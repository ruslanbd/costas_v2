==> flow/design.v <==
module counter600(
input clock,
output wire clock600
);
    reg [9:0]count = 10'd0;
    reg clkstate = 0;
    always @(posedge clock) begin
        case(count)
            10'd599:  begin
                        count <= 10'd0;
                        clkstate <= 1'b1;
                    end
            10'd0:  begin
                        count <= 10'd1;
                        clkstate <= 1'd0;
                   end
            default: begin 
                        count <= count + 1'd1;
                    end
        endcase
    end
    assign clock600 = clkstate;
endmodule
Step by step through the tools: counter600
The steps from the RTL of counter600 to its reports follow in flow order.
Lines are those of the file above, counted from 1.
Operators carry their Yosys type and port widths (W data, S select, Z words).
{ "inputs": {"top_module": "counter600", "clock": "clock", "cell_library": "sky130hd", "corner": "tt_025C_1v80"} }

Word level
Source: Yosys, flattened and elaborated, memories not mapped. Widths are those after wreduce. Registers that Yosys merges into a memory's read port (data or address) are not register bits. Print and check cells do not count. Equal cells are merged and count once.
{ "bits": {"ff_bits": 11, "inputBits": 1} }
{ "op_classes": {"eq_ne": 1, "muxes": 2, "reduce_logical": 2, "add_sub_neg": 1} }
{ "ops": {"columns": ["cell", "count"], "rows": [
  ["$pmux W10 S2", 1],
  ["$add A10 B1 Y10 const B", 1],
  ["$eq A10 B10 Y1 const B", 1],
  ["$logic_not A10 Y1", 1],
  ["$reduce_bool A2 Y1", 1],
  ["$pmux W1 S2", 1]
]} }

Logic depth
Depth = most cells in a row (Yosys ltp): at word level without a register or memory, in the mapped netlist without a sequential cell, where the memories' decode and read muxes count.
{ "depth": {"ltp_word": 2, "abc_area": 0, "ltp_mapped": 5, "depth_no_buf": 5} }

Synthesis result
The flow's flattened synthesis, as Yosys stat reports it; memories are mapped. The netlist is that of the ABC_AREA named above (0 if unset); the other value can give another one.
Totals and module areas in this step are rounded.
{ "synth_totals": {"flip_flops": 11, "area_um2": 470, "cell_count": 46} }
{ "by_type": {"columns": ["cell_type", "count", "area_total_um2"], "rows": [
  ["sky130_fd_sc_hd__dfxtp_1", 10, 200.192],
  ["sky130_fd_sc_hd__xnor2_1", 4, 35.034],
  ["sky130_fd_sc_hd__xor2_1", 4, 35.034],
  ["sky130_fd_sc_hd__edfxtp_1", 1, 30.029],
  ["sky130_fd_sc_hd__ha_1", 2, 25.024],
  ["sky130_fd_sc_hd__nand4_1", 3, 18.768],
  ["sky130_fd_sc_hd__nor2_1", 5, 18.768],
  ["sky130_fd_sc_hd__and2_1", 2, 12.512],
  ["sky130_fd_sc_hd__nand2_1", 3, 11.261],
  ["sky130_fd_sc_hd__or4_4", 1, 11.261],
  ["sky130_fd_sc_hd__nand3_1", 2, 10.01],
  ["sky130_fd_sc_hd__a21oi_2", 1, 8.758],
  ["sky130_fd_sc_hd__and4_1", 1, 8.758],
  ["sky130_fd_sc_hd__or2_4", 1, 8.758],
  ["sky130_fd_sc_hd__inv_1", 2, 7.507],
  ["sky130_fd_sc_hd__and3_1", 1, 6.256],
  ["sky130_fd_sc_hd__nor2b_1", 1, 6.256],
  ["sky130_fd_sc_hd__nor4_1", 1, 6.256],
  ["sky130_fd_sc_hd__o21ai_0", 1, 5.005]
]} }

Timing after synthesis
Path of least setup slack by OpenSTA after synthesis, without wires, with an ideal clock, recovery checks aside; 20% of the period is set as input and as output delay. Where synthesis merged equal registers, the netlist keeps one of their names.
{ "synth_timing": {"path_type": "reg-to-reg", "start": "register count[5]", "end": "register clkstate", "t_first_pin_ps": 0, "setup_ps": 322, "driving_pins": 3, "period_ps": 1290, "t_arrival_ps": 1063, "required_ps": 968, "setup_slack_ps": -94, "delay_ps": 1385, "n_path_buf": 0, "period_less_setup_slack_ps": 1384} }
"delay_ps" is the arrival time less input delay plus setup time.
"driving_pins" counts driving pins, that of a launching flip-flop among them; a cell with two outputs on the path counts twice.
"period_less_setup_slack_ps" is the clock period less the worst setup slack; recovery checks do not enter. This is arithmetic on one report: input and output delays are still those of the set period (20% each).
The rows between start and end are the longest chain of elaborated cells between them; the timing report does not say that the signal goes this way. Where chains are equally long, one stands for them.
Each line given opens the expression or statement behind the cell; cells for indexed reads and writes are added by Yosys, which also makes memories of some case tables.
At most two assigning lines are given for a register; there are more.
Only ways into the end's enable, where the timed path ends, are counted here.
{ "synth_via": {"cell_sequence": "sky130_fd_sc_hd__dfxtp_1 > sky130_fd_sc_hd__or4_4 > sky130_fd_sc_hd__a21oi_2", "elab_chain_cells": 2, "cells_between": 3, "lines_between": 1} }
{ "synth_lines": {"columns": ["element", "line_no", "rtl"], "rows": [
  ["start: declaration", 5, "reg [9:0]count = 10'd0;"],
  ["start: assignment", 10, "count <= 10'd0;"],
  ["start: assignment", 18, "count <= count + 1'd1;"],
  ["$logic_not A10 Y1", 8, "case(count)"],
  ["$reduce_bool A2 Y1", null, null],
  ["end: assignment", 11, "clkstate <= 1'b1;"],
  ["end: assignment", 15, "clkstate <= 1'd0;"],
  ["end: declaration", 6, "reg clkstate = 0;"]
]} }

Worst path after layout
Path of least setup slack in the final report of stored run 1 (OpenROAD, finished layout, wires in). Where an end is a register, its clock arrival counts in the times.
The report prints the path's times to 10 ps; the period is as set.
{ "layout_timing": {"path_type": "reg-to-reg", "start": "register count[0]", "end": "register clkstate", "setup_slack_ps": 700, "t_first_pin_ps": 270, "setup_ps": 290, "t_arrival_ps": 1420, "n_path_buf": 0, "required_ps": 2120, "driving_pins": 5, "period_ps": 2150} }
The rows between start and end are the longest chain of elaborated cells between them; the timing report does not say that the signal goes this way. Where chains are equally long, one stands for them.
At most two assigning lines are given for a register; there are more.
Only ways into the end's enable, where the timed path ends, are counted here.
{ "layout_via": {"cell_sequence": "sky130_fd_sc_hd__dfxtp_2 > sky130_fd_sc_hd__ha_1 > sky130_fd_sc_hd__and2_4 > sky130_fd_sc_hd__nand4_1 > sky130_fd_sc_hd__a21oi_4", "elab_chain_cells": 2, "cells_between": 3, "lines_between": 1} }
{ "layout_lines": {"columns": ["element", "line_no", "rtl"], "rows": [
  ["start: declaration", 5, "reg [9:0]count = 10'd0;"],
  ["start: assignment", 10, "count <= 10'd0;"],
  ["start: assignment", 18, "count <= count + 1'd1;"],
  ["$logic_not A10 Y1", 8, "case(count)"],
  ["$reduce_bool A2 Y1", null, null],
  ["end: assignment", 11, "clkstate <= 1'b1;"],
  ["end: assignment", 15, "clkstate <= 1'd0;"],
  ["end: declaration", 6, "reg clkstate = 0;"]
]} }

Record of 2 stored runs of the RTL-to-layout flow on counter600, platform sky130hd. The runs are unordered. Constraints: input delay and output delay 20% of the set period each, output load 0.01 pF.
"period achieved" = clock period - worst setup slack. The figure is calculated, with input and output delays left at 20% of the set period.
"allowed time less slack (worst setup path)" is the time allowed to the run's worst setup path (the clock period less input and output delay, where it has them) less its slack. Clock arrival times count: a late capture clock shortens it, a late launch clock lengthens it.
"allowed time less slack (worst setup path)" is given in steps of 10 ps.
Measured values are rounded.

==> stored run 1: settings <==
{ "period_ns": 2.15, "CORE_UTILIZATION": 44, "SETUP_SLACK_MARGIN": 0.64, "PLACE_DENSITY_LB_ADDON": 0.13, "CELL_PAD_IN_SITES_DETAIL_PLACEMENT": 0, "GPL_TIMING_DRIVEN": 0, "CTS_CLUSTER_SIZE": 12, "CTS_CLUSTER_DIAMETER": 191, "MIN_ROUTING_LAYER": "met2", "CAP_MARGIN": 20, "CORE_MARGIN": 2, "SLEW_MARGIN": 20 }
==> stored run 1: results <==
netlist area reported by Yosys: 470 um^2
full die area: 1,300 um^2
std-cell area (final layout): 530 um^2
final utilization: 55 %
smallest setup slack: 700 ps
worst hold slack after layout: 480 ps
period achieved: 1,450 ps
allowed time less slack (worst setup path): 1,450 ps
kind of the worst setup path: reg-to-reg

==> stored run 2: settings <==
{ "period_ns": 0.97, "CORE_UTILIZATION": 34, "SETUP_SLACK_MARGIN": 0.01, "PLACE_DENSITY_LB_ADDON": 0.0, "HOLD_SLACK_MARGIN": -0.05, "CELL_PAD_IN_SITES_GLOBAL_PLACEMENT": 2, "TNS_END_PERCENT": 25, "GPL_TIMING_DRIVEN": 0, "SLEW_MARGIN": 0, "MIN_ROUTING_LAYER": "met1", "CAP_MARGIN": 20, "CORE_MARGIN": 2 }
==> stored run 2: results <==
netlist area reported by Yosys: 470 um^2
full die area: 1,700 um^2
std-cell area (final layout): 640 um^2
final utilization: 50 %
smallest setup slack: -410 ps
worst hold slack after layout: 470 ps
period achieved: 1,381 ps
allowed time less slack (worst setup path): 1,380 ps
kind of the worst setup path: reg-to-reg
